==> flow/design.v <==
interface apb_if (input pclk);
logic [31:0]  paddr;
logic [31:0]  pwdata;
logic [31:0]  prdata;
logic penable;
logic pwrite;
logic psel;
endinterface
interface myBus (input clk);
logic [7:0] data;
logic enable;
modport TB (input data, clk, output enable);
modport DUT (output data, input enable, clk);
endinterface
interface ms_if (input clk);
logic sready;  
logic rstn;  
logic [1:0] addr;  
logic [1:0] data;  
modport slave ( input addr, data, rstn, clk,
output sready) ;
modport master ( output addr, data,
input clk, sready, rstn);
endinterface
module Age_Adaptive_Learning_Sensor_new (clk, rstn, age_group, correct_answer, operandd_a,operandd_b,operatorr);
  input clk,rstn;
  input age_group;
  output reg signed [7:0] correct_answer;
  output [3:0] operandd_a;	
  output [3:0] operandd_b;
  output [1:0] operatorr;  
reg signed [7:0] temp;
LFSR_v4_new obj (clk, rstn, operandd_a, operandd_b, operatorr);
  always @(posedge clk) begin
    if (!rstn) begin
      correct_answer <= 0;
    end 
    else begin
		correct_answer <= temp;
  end
end
always@(age_group, operatorr, operandd_a, operandd_b)
begin
	case (age_group)
	0: 
	begin  
	if((operandd_a[3] == 1 && (operandd_a[2:0] == 3'b001 || operandd_a[2:0] == 3'b000))&&(operandd_b[3] == 1 && (operandd_b[2:0] == 3'b001 || operandd_b[2:0] == 3'b000)))
	begin
		if(operatorr == 1)
		temp = operandd_a + operandd_b;
		else if (operatorr==2)
		temp = operandd_a - operandd_b; 
		else
		temp = operandd_a + operandd_b;
	end
	else if (operandd_a[3] == 1 && (operandd_a[2:0] == 3'b001 || operandd_a[2:0] == 3'b000))
	begin
		if(operatorr == 1)
		temp = operandd_a + operandd_b[2:0];
		else if (operatorr==2)
		temp = operandd_a - operandd_b[2:0]; 
		else
		temp = operandd_a + operandd_b[2:0];
    end
	else if (operandd_b[3] == 1 && (operandd_b[2:0] == 3'b001 || operandd_b[2:0] == 3'b000))
	begin
		if(operatorr == 1)
		temp = operandd_a[2:0] + operandd_b;
		else if (operatorr==2)
		temp = operandd_a[2:0] - operandd_b; 
		else
		temp = operandd_a[2:0] + operandd_b;
	end
	else
	begin
		if(operatorr == 1)
		temp = operandd_a[2:0] + operandd_b[2:0];
		else if (operatorr==2)
		temp = operandd_a[2:0] - operandd_b[2:0];  
		else
		temp = operandd_a[2:0] + operandd_b[2:0];
	end
	end
	1: begin  
		if(operatorr == 1)
			temp = operandd_a + operandd_b;
		else if(operatorr == 2)
			temp = operandd_a - operandd_b;
		else
			temp = operandd_a * operandd_b;
	end
	default: temp = 0;
  endcase
end
endmodule
module LFSR_v4_new (clk, rstn, random_number1, random_number2, random_number3);
  input clk, rstn;
  output reg [3:0] random_number1;
  output reg [3:0] random_number2;
  output reg [1:0] random_number3;
  reg [3:0] lfsr1;
  reg [3:0] lfsr2;
  reg [1:0] lfsr3;
always @(posedge clk) 
begin
if (!rstn)
begin
      lfsr1 <= 4'b0001;  
      lfsr2 <= 4'b0010;
      lfsr3 <= 2'b01;
	  random_number1 <= 0;
	 random_number2 <= 0;
	 random_number3 <= 0;
end
else
begin
lfsr1 <= {lfsr1, lfsr1[3] ^ lfsr1[2]}; 
lfsr2 <= {lfsr2, lfsr2[3] ^ lfsr2[2]};  
lfsr3 <= {lfsr3, lfsr3[1] ^ lfsr3[0]};  
	random_number1 <= lfsr1;
	random_number2 <= lfsr2;
	random_number3 <= lfsr3;
end
end
endmodule 
=== From RTL to reports: Age_Adaptive_Learning_Sensor_new ===
Tool output for the design above, in the order of the flow.
Lines are those of the file above, counted from 1.
Operators: Yosys type, input widths -> output width; for muxes data width and select width s.
Cell names lack the library's common part.
Not given: -

* Top: Age_Adaptive_Learning_Sensor_new
* Clock port: clk
* Cell library: sky130hd
* Corner: tt_025C_1v80

=== Elaborated design ===
Source: Yosys, flattened and elaborated, memories not mapped. Widths are those after wreduce; folded enables and synchronous resets count as part of the registers. Registers that Yosys merges into a memory's read port (data or address) are not register bits. Print and check cells do not count. Equal cells are merged and count once.

* Register bits: 28
* Output and inout bits: 18
* Word-level cells: 45
* Input port bits: 3

* Equality and inequality tests: 4
* Bitwise operators: 4
* Muxes and demuxes: 14
* Reduce/logical cells: 7
* $add $sub $neg: 8
* $mul: 1

{| class="wikitable"
|+ Operators with widths
! operator !! count
|-
| $mux 8 || 13
|-
| $mul 4x4->8 || 1
|-
| $pmux 8 s2 || 1
|-
| $eq 3x1->1 const B || 2
|-
| $logic_not 3->1 || 2
|-
| $add 3x4->5 || 1
|-
| $sub 3x4->5 || 1
|-
| $add 4x3->5 || 1
|-
| $sub 4x3->5 || 1
|-
| $add 4x4->5 || 1
|-
| $sub 4x4->5 || 1
|-
| $add 3x3->4 || 1
|-
| $sub 3x3->4 || 1
|-
| $xor 1x1->1 || 3
|-
| $logic_and 1x1->1 || 3
|-
| $logic_or 1x1->1 || 2
|-
| $eq 2x1->1 const B || 1
|-
| $eq 2x2->1 const B || 1
|-
| $not 1->1 || 1
|}

=== Depth ===
Depth = most cells in a row (Yosys ltp): at word level without a register or memory, in the mapped netlist without a sequential cell, where the memories' decode and read muxes count.

* Word-level depth: 7
* ABC_AREA: 0
* Mapped depth: 11
* Mapped depth without buffers: 11

=== Mapped cells and area ===
The flow's flattened synthesis, as Yosys stat reports it; memories are mapped. The netlist is that of the ABC_AREA named above (0 if unset); the other value can give another one.
Totals and module areas in this step are rounded.

* Standard cells after synthesis: 182
* Sequential part of the area: 440 sq um
* Cell area after synthesis: 1660 sq um
* Buffer cells: 11
* Mapped flip-flops: 22

{| class="wikitable"
|+ Cells by type
! cell type !! count !! area in all (sq um)
|-
| dfxtp_1 || 22 || 440.422
|-
| ha_1 || 22 || 275.264
|-
| fa_1 || 6 || 120.115
|-
| and2_1 || 17 || 106.352
|-
| buf_4 || 7 || 52.55
|-
| nand2_1 || 14 || 52.55
|-
| a21oi_1 || 9 || 45.043
|-
| inv_1 || 12 || 45.043
|-
| nand2b_1 || 7 || 43.792
|-
| nor2_1 || 10 || 37.536
|-
| xor2_1 || 4 || 35.034
|-
| a21oi_4 || 2 || 32.531
|-
| a21o_1 || 3 || 22.522
|-
| o21a_1 || 3 || 22.522
|-
| nand3_1 || 4 || 20.019
|-
| o211a_1 || 2 || 20.019
|-
| o21ai_0 || 4 || 20.019
|-
| a211o_1 || 2 || 17.517
|}

Other cell types: 26; their cells: 32.
By module: a second synthesis without flattening, with its own total; a netlist apart from the flattened one above.

* Cell total of the unflattened synthesis: 179
* Area total of the unflattened synthesis: 1650 sq um

Each row is one instance without its submodules.

{| class="wikitable"
|+ Modules
! module !! sequential area (sq um) !! cells !! area (sq um) !! times used
|-
| Age_Adaptive_Learning_Sensor_new || 160 || 141 || 1190 || 1
|-
| LFSR_v4_new || 280 || 38 || 454 || 1
|}

=== Path before layout ===
Source: OpenSTA report_checks on the synthesized netlist (no wires, ideal clock, input and output delay 20% of the period each), path of least setup slack; recovery checks are left aside. Register names are those of the netlist, which keeps one name where synthesis merged equal registers.

* Path kind: reg2reg
* Start: reg obj.random_number1[1]
* End: reg correct_answer[6]
* Period: 3.2 ns
* Path buffers: 0
* Path delay: 2.911 ns
* Path slack: 0.289 ns
* Arrival: 2.796 ns
* Data required time: 3.085 ns
* Setup time: 0.115 ns
* Time at the first pin: 0.000 ns
* Stages on the path: 11
* Synthesis period reached: 2.911 ns

"path delay" is the arrival time less input delay plus setup time.
"stages on the path": output pins that drive a net of the path, with the launching flip-flop's if there is one; two outputs of one cell count as two.
"synthesis period reached" = period - worst setup slack (recovery checks aside). The figure is calculated, with input and output delays left at 20% of the set period.
The rows between start and end are the longest chain of elaborated cells between them; the timing report does not say that the signal goes this way. Where chains are equally long, one stands for them.
Each line given opens the expression or statement behind the cell; cells for indexed reads and writes are added by Yosys, which also makes memories of some case tables.

* Cells stage by stage: dfxtp_1 -> nand2_1 -> fa_1 -> inv_1 -> fa_1 -> fa_1 -> a21o_1 -> a21oi_1 -> xor2_1 -> nor2_1 -> o21a_1
* Length of the longest elaborated chain: 7
* Elaborated cells on any way between the ends: 24
* Classes of those cells: add/sub (4); mul (1); eq/ne (1); mux (14); reduce/logical (4)

{| class="wikitable"
|+ Ends and longest elaborated chain, post-synthesis
! element !! RTL line !! source
|-
| start, declared || 98 || <nowiki>output reg [3:0] random_number1;</nowiki>
|-
| start, assigned || 111 || <nowiki>random_number1 <= 0;</nowiki>
|-
| start, assigned || 120 || <nowiki>random_number1 <= lfsr1;</nowiki>
|-
| $sub 3x3->4 || 79 || <nowiki>temp = operandd_a[2:0] - operandd_b[2:0];</nowiki>
|-
| $mux 8 || 78 || <nowiki>else if (operatorr==2)</nowiki>
|-
| $mux 8 || 76 || <nowiki>if(operatorr == 1)</nowiki>
|-
| $mux 8 || 65 || <nowiki>else if (operandd_b[3] == 1 && (operandd_b[2:0] == 3'b001 || operandd_b[2:0] == 3'b000))</nowiki>
|-
| $mux 8 || 56 || <nowiki>else if (operandd_a[3] == 1 && (operandd_a[2:0] == 3'b001 || operandd_a[2:0] == 3'b000))</nowiki>
|-
| $mux 8 || 47 || <nowiki>if((operandd_a[3] == 1 && (operandd_a[2:0] == 3'b001 || operandd_a[2:0] == 3'b000))&&(operandd_b[3] == 1 && (o ...</nowiki>
|-
| $pmux 8 s2 || 44 || <nowiki>case (age_group)</nowiki>
|-
| end, assigned || 36 || <nowiki>correct_answer <= 0;</nowiki>
|-
| end, assigned || 39 || <nowiki>correct_answer <= temp;</nowiki>
|-
| end, declared || 28 || <nowiki>output reg signed [7:0] correct_answer;</nowiki>
|}

=== Worst path after layout ===
From the final timing report of run A: the path of least setup slack in the routed layout; clock arrival at registers is part of the times.

* Path kind: reg2reg
* Start: reg obj.random_number2[3]
* End: reg correct_answer[6]
* Path buffers: 0
* Stages on the path: 11
* Arrival: 3.10 ns
* Time at the first pin: 0.27 ns
* Setup time: 0.10 ns
* Data required time: 3.33 ns
* Path slack: 0.23 ns
* Period: 3.16 ns

The rows between start and end are the longest chain of elaborated cells between them; the timing report does not say that the signal goes this way. Where chains are equally long, one stands for them.

* Cells stage by stage: dfxtp_1 -> nand2_1 -> fa_1 -> inv_1 -> fa_1 -> fa_1 -> a21o_1 -> a21oi_1 -> xor2_1 -> nor2_1 -> o21a_1
* Length of the longest elaborated chain: 7
* Elaborated cells on any way between the ends: 15
* Classes of those cells: add/sub (2); mul (1); mux (10); reduce/logical (2)

{| class="wikitable"
|+ Ends and longest elaborated chain, after layout
! element !! RTL line !! source
|-
| start, declared || 99 || <nowiki>output reg [3:0] random_number2;</nowiki>
|-
| start, assigned || 112 || <nowiki>random_number2 <= 0;</nowiki>
|-
| start, assigned || 121 || <nowiki>random_number2 <= lfsr2;</nowiki>
|-
| $sub 3x4->5 || 70 || <nowiki>temp = operandd_a[2:0] - operandd_b;</nowiki>
|-
| $mux 8 || 69 || <nowiki>else if (operatorr==2)</nowiki>
|-
| $mux 8 || 67 || <nowiki>if(operatorr == 1)</nowiki>
|-
| $mux 8 || 65 || <nowiki>else if (operandd_b[3] == 1 && (operandd_b[2:0] == 3'b001 || operandd_b[2:0] == 3'b000))</nowiki>
|-
| $mux 8 || 56 || <nowiki>else if (operandd_a[3] == 1 && (operandd_a[2:0] == 3'b001 || operandd_a[2:0] == 3'b000))</nowiki>
|-
| $mux 8 || 47 || <nowiki>if((operandd_a[3] == 1 && (operandd_a[2:0] == 3'b001 || operandd_a[2:0] == 3'b000))&&(operandd_b[3] == 1 && (o ...</nowiki>
|-
| $pmux 8 s2 || 44 || <nowiki>case (age_group)</nowiki>
|-
| end, assigned || 36 || <nowiki>correct_answer <= 0;</nowiki>
|-
| end, assigned || 39 || <nowiki>correct_answer <= temp;</nowiki>
|-
| end, declared || 28 || <nowiki>output reg signed [7:0] correct_answer;</nowiki>
|}

Add stored flow runs of Age_Adaptive_Learning_Sensor_new

Flow measurements of Age_Adaptive_Learning_Sensor_new on sky130hd: 2 stored runs with different settings, listed in no order. Input and output delays are each 20% of the period that was set; the output load is 0.01 pF.
"period reached": clock period set for the run, less the worst setup slack. It is reckoned from that one timing run; input and output delays stay at 20% of the period that was set.
"critical path time" means the part of the period allowed to the worst setup path (the constraints hold back 20% at inputs and 20% at outputs) less its slack; where the path has registers, the arrival times of their clocks count too.
"total power after layout" is the tool's figure for a default switching activity; nothing was simulated.
Results are given in rounded form.

=== Run A ===
{| class="wikitable"
! Setting !! Value
|-
| period_ns || 3.16
|-
| CAP_MARGIN || 20
|-
| CORE_MARGIN || 2
|-
| CORE_UTILIZATION || 40
|-
| SLEW_MARGIN || 20
|-
! Result !! Value
|-
| Worst setup slack after layout || 0.229 ns
|-
| Chip area in the Yosys report || 1660 sq um
|-
| Die footprint || 4690 sq um
|-
| Total power after layout || 0.687 mW
|-
| Period reached || 2.931 ns
|-
| Critical path time || 2.93 ns
|-
| Critical path kind || reg2reg
|-
| Final worst hold slack || 0.438 ns
|-
| Total negative slack || 0.000 ns
|-
| Post-route utilization || 48.2 %
|}

=== Run B ===
{| class="wikitable"
! Setting !! Value
|-
| period_ns || 1.93
|-
| CORE_UTILIZATION || 25
|-
| SETUP_SLACK_MARGIN || 0.03
|-
| PLACE_DENSITY_LB_ADDON || 0.03
|-
| CELL_PAD_IN_SITES_DETAIL_PLACEMENT || 2
|-
| TNS_END_PERCENT || 35
|-
| ABC_AREA || 0
|-
| GPL_TIMING_DRIVEN || 0
|-
| CTS_CLUSTER_DIAMETER || 117
|-
| CAP_MARGIN || 20
|-
| CORE_MARGIN || 2
|-
| SLEW_MARGIN || 20
|-
! Result !! Value
|-
| Worst setup slack after layout || -0.760 ns
|-
| Chip area in the Yosys report || 1660 sq um
|-
| Die footprint || 7320 sq um
|-
| Total power after layout || 1.28 mW
|-
| Period reached || 2.690 ns
|-
| Critical path time || 2.69 ns
|-
| Critical path kind || reg2reg
|-
| Final worst hold slack || 0.434 ns
|-
| Total negative slack || -3.36 ns
|-
| Post-route utilization || 34.2 %
|}
