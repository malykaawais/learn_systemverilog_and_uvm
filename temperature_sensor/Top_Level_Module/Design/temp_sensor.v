==> flow/design.v <==
interface apb_if (input pclk);
logic [31:0]  paddr;
logic [31:0]  pwdata;
logic [31:0]  prdata;
logic penable;
logic pwrite;
logic psel;
endinterface
interface myBus (input clk);
logic [7:0] data;
logic enable;
modport TB (input data, clk, output enable);
modport DUT (output data, input enable, clk);
endinterface
interface ms_if (input clk);
logic sready;  
logic rstn;  
logic [1:0] addr;  
logic [1:0] data;  
modport slave ( input addr, data, rstn, clk,
output sready) ;
modport master ( output addr, data,
input clk, sready, rstn);
endinterface
module F_to_C(clk, rstn, temp_in_F, celsius);
input [7:0] temp_in_F;
output reg [7:0] celsius;
input clk, rstn;
reg [7:0] sub = 0;
  reg [7:0] inter = 0;
  reg [7:0] ans = 0;
always @ *
begin
sub = temp_in_F - 32;   
ans = (sub>>>1) + (sub>>>4) - (sub>>>7);
end
always @ (posedge clk)
begin
if(!rstn)
begin
inter <= 0;
celsius <= 0;
end
else
begin
inter <= sub;
celsius <= ans;
end
end
endmodule
module temp_sensor(clk,rstn, sensorID, temp, output_state);
input [15:0] sensorID;
input clk, rstn;
input [7:0] temp;
output reg output_state;
wire [7:0] c_temp;
F_to_C F_to_C1(.clk(clk), .rstn(rstn), .temp_in_F(temp), .celsius(c_temp));
always @ (posedge clk)
if(!rstn)
  output_state <=0;
else
begin
  if (c_temp > 57)
      output_state <=1;
  else
      output_state <=0;
end
endmodule
[Tool chain data of temp_sensor]
The steps from the RTL of temp_sensor to its reports follow in flow order.
Line numbers count from 1 in the design file above.
Library cell names are shortened.
Not given: -
Inputs
  top: temp_sensor
  clock input: clk
  cell library: sky130hd
  library corner: tt_025C_1v80

[Word level]
Yosys after proc, flatten, opt, wreduce and memory -nomap, before mapping. Enables and synchronous resets that opt folds into registers are not counted as muxes. Memory bits, and registers merged into a memory's read port (data or address), are not among the register bits. Print and check cells are not counted. Equal cells are merged and count once.
Storage and ports
  register bits after elaboration: 9
  bits of input ports: 26
  cells after elaboration: 7
  output and inout port bits: 1
Operators by class
  $lt $le $gt $ge: 1
  add/subtract/negate cells: 3
  muxes and demuxes: 1
Operators by type and width (number)
  adder 7 x 4 -> 8 bit: 1
  subtractor 8 x 1 -> 8 bit: 1
  subtractor 8 x 6 -> 8 bit with constant B: 1
  greater-than comparator 8 x 6 -> 1 bit with constant B: 1
  2-to-1 mux 1 bit: 1

[Depth]
Depth = most cells in a row (Yosys ltp): at word level without a register or memory, in the mapped netlist without a sequential cell, where the memories' decode and read muxes count.
Depth
  depth in word-level cells: 3
  ABC_AREA: 0
  mapped depth: 12
  depth with buffers taken out: 12

[Netlist]
The flow's flattened synthesis, as Yosys stat reports it; memories are mapped. The netlist is that of the ABC_AREA named above (0 if unset); the other value can give another one.
The area totals of this step are shown rounded.
Synthesis totals
  area of sequential cells: 160 sq um
  mapped flip-flops: 8
  mapped cells: 77
  chip area (Yosys): 663 sq um
  buffer cells: 0
Cell types
  ha_1: number 13, area in all 162.656 sq um
  dfxtp_1: number 8, area in all 160.154 sq um
  inv_1: number 16, area in all 60.058 sq um
  o21a_1: number 4, area in all 30.029 sq um
  a21oi_1: number 5, area in all 25.024 sq um
  fa_1: number 1, area in all 20.019 sq um
  nor3_1: number 4, area in all 20.019 sq um
  nor2_1: number 5, area in all 18.768 sq um
  xnor2_1: number 2, area in all 17.517 sq um
  xor2_1: number 2, area in all 17.517 sq um
  o221ai_2: number 1, area in all 15.014 sq um
  mux2i_1: number 1, area in all 10.01 sq um
  nor3_2: number 1, area in all 10.01 sq um
  o211a_1: number 1, area in all 10.01 sq um
  o2111ai_1: number 1, area in all 8.758 sq um
  a211oi_1: number 1, area in all 7.507 sq um
  a21boi_1: number 1, area in all 7.507 sq um
  a21o_1: number 1, area in all 7.507 sq um
Not listed: further types 9, cells in them 9.
The figures by module come from a second, unflattened synthesis with its own total; it is not the netlist above.
Second synthesis, totals
  cell total of the unflattened synthesis: 79
  area total of the unflattened synthesis: 689 sq um
Each row is one instance without its submodules.
Modules
  F_to_C: area 649 sq um, sequential area 160 sq um, times used 1, cells 75
  temp_sensor: area 40.0 sq um, sequential area 20.0 sq um, times used 1, cells 4

[Timing after synthesis]
Source: OpenSTA report_checks on the synthesized netlist (no wires, ideal clock, input and output delay 20% of the period each), path of least setup slack; recovery checks are left aside. Register names are those of the netlist, which keeps one name where synthesis merged equal registers.
Timing after synthesis
  path type: input port to flip-flop
  start: input port temp[5]
  end: register F_to_C1.celsius[6]
  path delay: 2.077 ns
  clock period: 3.71 ns
  path slack: 0.891 ns
  stages: 12
  buffers on the path: 0
  setup time: 0.080 ns
  data arrival time: 2.739 ns
  synthesis period reached: 2.819 ns
"path delay" = arrival - input delay + setup time.
"stages": output pins that drive a net of the path, with the launching flip-flop's if there is one; two outputs of one cell count as two.
"synthesis period reached" = period - worst setup slack (recovery checks aside). The figure is calculated, with input and output delays left at 20% of the set period.
The rows between start and end are the longest chain of elaborated cells between them; the timing report does not say that the signal goes this way. Where chains are equally long, one stands for them.
Each line given opens the expression or statement behind the cell; cells for indexed reads and writes are added by Yosys, which also makes memories of some case tables.
Between the ends, after synthesis
  path through: inv_1 > ha_1 > xor2_1 > ha_1 > inv_1 > ha_1 > inv_1 > fa_1 > and2b_1 > o221ai_2 > nand3_1 > nor3b_1
  cells in the longest elaborated chain: 3
RTL lines, path after synthesis
  from (decl): line 54  | input [7:0] temp;
  subtractor 8 x 6 -> 8 bit: line 34  | sub = temp_in_F - 32;
  adder 7 x 4 -> 8 bit: line 35  | ans = (sub>>>1) + (sub>>>4) - (sub>>>7);
  subtractor 8 x 1 -> 8 bit: line 35
  to (assign): line 42  | celsius <= 0;
  to (assign): line 47  | celsius <= ans;
  to (decl): line 27  | output reg [7:0] celsius;

[Worst path after layout]
From the final timing report of run 2: the path of least setup slack in the routed layout; clock arrival at registers is part of the times.
Timing post-layout
  path type: input port to flip-flop
  start: input port temp[5]
  end: register F_to_C1.celsius[6]
  buffers on the path: 1
  data arrival time: 3.17 ns
  stages: 13
  path slack: 0.26 ns
  clock period: 3.26 ns
  setup time: 0.08 ns
The rows between start and end are the longest chain of elaborated cells between them; the timing report does not say that the signal goes this way. Where chains are equally long, one stands for them.
Between the ends, post-layout
  path through: clkdlybuf4s50_1 > inv_1 > ha_1 > xor2_2 > ha_1 > inv_1 > ha_1 > inv_1 > fa_1 > and2b_1 > o221ai_2 > nand3_1 > nor3b_1
  cells in the longest elaborated chain: 3
RTL lines, path post-layout
  from (decl): line 54  | input [7:0] temp;
  subtractor 8 x 6 -> 8 bit: line 34  | sub = temp_in_F - 32;
  adder 7 x 4 -> 8 bit: line 35  | ans = (sub>>>1) + (sub>>>4) - (sub>>>7);
  subtractor 8 x 1 -> 8 bit: line 35
  to (assign): line 42  | celsius <= 0;
  to (assign): line 47  | celsius <= ans;
  to (decl): line 27  | output reg [7:0] celsius;

==> results <==
Stored flow runs of temp_sensor (2 of them; Yosys, OpenROAD, sky130hd). They differ in their settings and are not a sequence. Constraints: input delay and output delay 20% of the set period each, output load 0.01 pF.
"reached clock period" means the clock period less the worst setup slack. The figure is calculated, with input and output delays left at 20% of the set period.
Measured values are rounded.

==> run 1: settings <==
{ "period_ns": 3.2, "CORE_UTILIZATION": 68, "SETUP_SLACK_MARGIN": 0.51, "PLACE_DENSITY_LB_ADDON": 0.23, "CTS_CLUSTER_SIZE": 50, "CTS_CLUSTER_DIAMETER": 247, "SLEW_MARGIN": 0, "CAP_MARGIN": 20, "CORE_MARGIN": 2 }
==> run 1: results <==
no final report: routing broke off with DPL-0038

==> run 2: settings <==
{ "period_ns": 3.26, "CAP_MARGIN": 20, "CORE_MARGIN": 2, "CORE_UTILIZATION": 40, "SLEW_MARGIN": 20 }
==> run 2: results <==
sum of negative setup slack: 0.000 ns
die footprint: 2,000 sq um
reached clock period: 3.005 ns
chip area in the Yosys report: 663 sq um
lowest setup slack: 0.255 ns
standard-cell area of the final layout: 841 sq um
